==> flow/design.v <==
`timescale 1 ns/ 10 ps
module lab4part25(clk, RST, SET, C1, C2, C3, PulseW1, PulseW2, PulseW3, Period1, Period2, Period3, Phase1, Phase2, Phase3);
input clk, RST, SET;
input[3:0] PulseW1, PulseW2, PulseW3;
input[3:0] Period1, Period2, Period3;
input[3:0] Phase1, Phase2, Phase3;
output reg C1, C2, C3;
reg[3:0] p_width1, p_width2, p_width3;
reg[3:0] p_period1, p_period2, p_period3;
reg[3:0] count_period1, count_period2,count_period3;
reg[3:0] count_width1, count_width2, count_width3;
always @ (posedge clk) begin
	if(RST)
	begin
		p_width1 <= PulseW1; 
		p_width2 <= PulseW2; 
		p_width3 <= PulseW3; 
		p_period1 <= Period1; 
		p_period2 <= Period2;  
		p_period3 <= Period3; 
		count_period1 <= 0;
		count_period2 <= 0;
		count_period3 <= 0;
		count_width1 <= 0;
		count_width2 <= 0;
		count_width3 <= 0;
	end
	else if(SET)
	begin
		C1 <= 0;
		C2 <= 0;
		C3 <= 0;
		p_width1 <= PulseW1; 
		p_width2 <= PulseW2; 
		p_width3 <= PulseW3; 
		p_period1 <= Period1; 
		p_period2 <= Period2;  
		p_period3 <= Period3; 
		count_period1 <= Period1 - Phase1;
		count_period2 <= Period2 - Phase2;
		count_period3 <= Period3 - Phase3;
		count_width1 <= 0;
		count_width2 <= 0;
		count_width3 <= 0;
	end
	else
	begin
		count_period1 = count_period1 + 1;
		count_period2 = count_period2 + 1;
		count_period3 = count_period3 + 1;
		if(C1)
		begin
			count_width1 = count_width1 + 1;
			C1 = count_width1 == p_width1 ? 0 : 1;
		end
		else if(~C1)
		begin
			C1 = count_period1 == p_period1 ? 1 : 0;
			count_width1 = 0;
			count_period1 = C1 ? 0 : count_period1;
		end
		else;
		if(C2)
		begin
			count_width2 = count_width2 + 1;
			C2 = count_width2 == p_width2 ? 0 : 1;
		end
		else if(~C2)
		begin
			C2 = count_period2 == p_period2 ? 1 : 0;
			count_width2 = 0;
			count_period2 = C2 ? 0 : count_period2;
		end
		else;
		if(C3)
		begin
			count_width3 = count_width3 + 1;
			C3 = count_width3 == p_width3 ? 0 : 1;
		end
		else if(~C3)
		begin
			C3 = count_period3 == p_period3 ? 1 : 0;
			count_width3 = 0;
			count_period3 = C3 ? 0 : count_period3;
		end
		else;
	end	
end 
endmodule
Tool chain data of lab4part25

Tool output for the design above, in the order of the flow.
Lines are those of the file above, counted from 1.
Library cell names are shortened.
Not given: -

Top: lab4part25
Clock: clk
Cell library: sky130hd
Timing corner: tt_025C_1v80

Word level

Source: Yosys, flattened and elaborated, memories not mapped. Widths are those after wreduce. Registers that Yosys merges into a memory's read port (data or address) are not register bits. Print and check cells do not count. Equal cells are merged and count once.

Bits in registers: 51
Bits of input ports: 39
Output and inout bits: 3
Elaborated cells: 67

Add/sub/neg operators: 9
Eq/ne operators: 6
Multiplexer cells: 30
Bitwise operators: 3
Reductions and logical operators: 4

Operators with widths:

| cell                                 | count |
| 2-to-1 mux 4 bit                     | 21 |
| adder 4 x 1 -> 4 bit with constant B | 6 |
| == test 4 bit                        | 6 |
| subtractor 4 bit                     | 3 |
| OR reduction 3 bit                   | 3 |
| 2-to-1 mux 1 bit                     | 9 |
| NOT 1 bit                            | 3 |
| nonzero test 2 bit                   | 1 |

Longest topological paths

Yosys ltp: most cells in a row. Word level: on the elaborated netlist, between registers, memories and ports. Mapped: between sequential cells and ports; inverters and the memories' decode and read muxes count.

Word-level depth: 6
ABC_AREA: 1
Mapped depth: 10
Mapped depth without buffers: 10

After synthesis

Yosys stat after the flow's synthesis: flattened, memories mapped to cells. It holds for the ABC_AREA given above (unset counts as 0); a run with the other value may have another netlist.

Cell types:

| cell type | count | area in all (µm²) |
| edfxtp_1  | 27    | 810.778 |
| dfxtp_1   | 24    | 480.461 |
| nand2_1   | 94    | 352.838 |
| inv_1     | 54    | 202.694 |
| ha_1      | 15    | 187.68 |
| nand3_1   | 25    | 125.12 |
| a21oi_2   | 14    | 122.618 |
| nor2_1    | 26    | 97.594 |
| a21oi_1   | 16    | 80.077 |
| fa_1      | 3     | 60.058 |
| xnor2_1   | 6     | 52.55 |
| o21ai_0   | 8     | 40.038 |
| nand3b_1  | 5     | 37.536 |
| nand4_1   | 6     | 37.536 |
| nand2_2   | 3     | 18.768 |
| nor2_2    | 3     | 18.768 |
| buf_6     | 1     | 11.261 |
| buf_2     | 2     | 10.01 |

Not listed: further types 4, cells in them 4.

Mapped cells: 336
Chip area (Yosys): 2767.7 µm²
Sequential area: 1291.2 µm²
Flip-flops: 51
Buffer cells: 3

Path before layout

OpenSTA on the mapped netlist: ideal clock, no wires. The path of least setup slack (recovery checks aside). Input and output delay are each 20% of the period. Register names are those of the netlist, which keeps one name where synthesis merged equal registers.

Kind: input-to-reg
From: input RST
To: register p_period1[0]
Period: 2.77 ns
External input delay: 0.554 ns
Library setup time: 0.379 ns
Time at the first pin: 0.554 ns
Arrival: 1.329 ns
Data required time: 2.391 ns
Setup slack: 1.062 ns
Path delay: 1.154 ns
Stages: 3
Buffers on the path: 1
Synthesis period reached: 1.708 ns

"path delay" = arrival - input delay + setup time.
"stages" counts driving pins, that of a launching flip-flop among them; a cell with two outputs on the path counts twice.
"synthesis period reached" is the clock period less the worst setup slack; recovery checks do not enter. This is arithmetic on one report: input and output delays are still those of the set period (20% each).
Between the ends stands the longest chain of elaborated cells between them, by number of cells; it is not shown to be the way that was timed. Of several equally long chains one is given.
A line is the first line of the expression or statement that the cell stems from. Yosys adds cells for indexed reads and writes and turns some case tables into memories.
Only ways into the end's enable, where the timed path ends, are counted here.

Cells stage by stage: buf_2 nor2_1 inv_1
Length of the longest elaborated chain: 1
Elaborated cells on any way between the ends: 1
Source lines of those cells: 0
Those cells by class: reduce/logical (1)

RTL lines, path after synthesis:

| item               | line | text |
| start, declared    | 3    | `input clk, RST, SET;` |
| nonzero test 2 bit | -    |  |
| end, assigned      | 18   | `p_period1 <= Period1;` |
| end, assigned      | 36   | `p_period1 <= Period1;` |
| end, declared      | 9    | `reg[3:0] p_period1, p_period2, p_period3;` |

Worst path after layout

From the final timing report of flow run A: the path of least setup slack in the routed layout; clock arrival at registers is part of the times.

Kind: reg-to-output
From: register C1
To: output C1
Period: 2.37 ns
Output delay: 0.47 ns
Time at the first pin: 0.31 ns
Arrival: 1.29 ns
Data required time: 1.90 ns
Setup slack: 0.60 ns
Stages: 2
Buffers on the path: 1

A register here has more assigning lines than the two given.

Cells stage by stage: edfxtp_1 clkdlybuf4s50_1
Length of the longest elaborated chain: 0
Elaborated cells on any way between the ends: 0
Source lines of those cells: 0

RTL lines, path after layout:

| item            | line | text |
| start, declared | 7    | `output reg C1, C2, C3;` |
| start, assigned | 54   | `C1 = count_width1 == p_width1 ? 0 : 1;` |
| start, assigned | 58   | `C1 = count_period1 == p_period1 ? 1 : 0;` |
| end, declared   | 7    |  |

Hand-over note for lab4part25

Stored flow runs of lab4part25 (2 of them; Yosys, OpenROAD, sky130hd). They differ in their settings and are not a sequence. Constraints: input delay and output delay 20% of the set period each, output load 0.01 pF.
"clock period achieved" = clock period - worst setup slack. The figure is calculated, with input and output delays left at 20% of the set period.
"worst path time" = time allowed to the worst setup path (clock period - input delay - output delay, where it has them) - its slack; a late launch clock adds to it, a late capture clock takes from it.
"overall power": no workload was simulated; the value follows from the tool's default switching activity.

## Flow run A

==> flow/run.sh <==
#!/bin/bash
# the make line also repeats the synthesis and layout settings of config.mk as NAME=value (left out here)
make -C /OpenROAD-flow-scripts/flow DESIGN_CONFIG=/design/flow/config.mk WORK_HOME=/design/flow/orfs CLKGATE_MAP_FILE= finish
==> flow/config.mk <==
export PLATFORM = sky130hd
export DESIGN_NAME = lab4part25
export DESIGN_NICKNAME = lab4part25
export VERILOG_FILES = /design/flow/design.v
export SDC_FILE = /design/flow/constraint.sdc
export NUM_CORES = 4
export LEC_CHECK = 0
export ABC_AREA = 1
export CAP_MARGIN = 20
export CORE_MARGIN = 2
export CORE_UTILIZATION = 43
export CTS_CLUSTER_DIAMETER = 212
export SETUP_SLACK_MARGIN = -0.18
export SLEW_MARGIN = 40
==> flow/constraint.sdc <==
create_clock -name core_clock -period 2.37 [get_ports {clk}]
set_input_delay 0.4740 -clock core_clock [delete_from_list [all_inputs] [get_ports {clk}]]
set_output_delay 0.4740 -clock core_clock [all_outputs]
set_load 0.01 [all_outputs]

| result of flow run A | value |
|---|---|
| cell area after synthesis | 2767.7 µm² |
| area of the die | 7093.9 µm² |
| utilization after layout | 54.2 % |
| worst setup slack after layout | 0.602 ns |
| overall power | 2003 uW |
| clock period achieved | 1.768 ns |
| worst path time | 1.29 ns |
| worst path kind | reg-to-output |

## Flow run B

==> flow/run.sh <==
#!/bin/bash
# the make line also repeats the synthesis and layout settings of config.mk as NAME=value (left out here)
make -C /OpenROAD-flow-scripts/flow DESIGN_CONFIG=/design/flow/config.mk WORK_HOME=/design/flow/orfs CLKGATE_MAP_FILE= finish
==> flow/config.mk <==
export PLATFORM = sky130hd
export DESIGN_NAME = lab4part25
export DESIGN_NICKNAME = lab4part25
export VERILOG_FILES = /design/flow/design.v
export SDC_FILE = /design/flow/constraint.sdc
export NUM_CORES = 4
export LEC_CHECK = 0
export ABC_AREA = 1
export CAP_MARGIN = 20
export CELL_PAD_IN_SITES_DETAIL_PLACEMENT = 0
export CORE_ASPECT_RATIO = 1.0
export CORE_MARGIN = 2
export CORE_UTILIZATION = 16
export GPL_ROUTABILITY_DRIVEN = 1
export MIN_ROUTING_LAYER = met2
export PLACE_DENSITY = 0.77
export SETUP_SLACK_MARGIN = 0.25
export SLEW_MARGIN = 20
export TNS_END_PERCENT = 95
==> flow/constraint.sdc <==
create_clock -name core_clock -period 3.74 [get_ports {clk}]
set_input_delay 0.7480 -clock core_clock [delete_from_list [all_inputs] [get_ports {clk}]]
set_output_delay 0.7480 -clock core_clock [all_outputs]
set_load 0.01 [all_outputs]

| result of flow run B | value |
|---|---|
| cell area after synthesis | 2767.7 µm² |
| area of the die | 18365.7 µm² |
| utilization after layout | 21.0 % |
| worst setup slack after layout | 1.454 ns |
| overall power | 1332 uW |
| clock period achieved | 2.286 ns |
| worst path time | 1.54 ns |
| worst path kind | input-to-reg |

End of note.
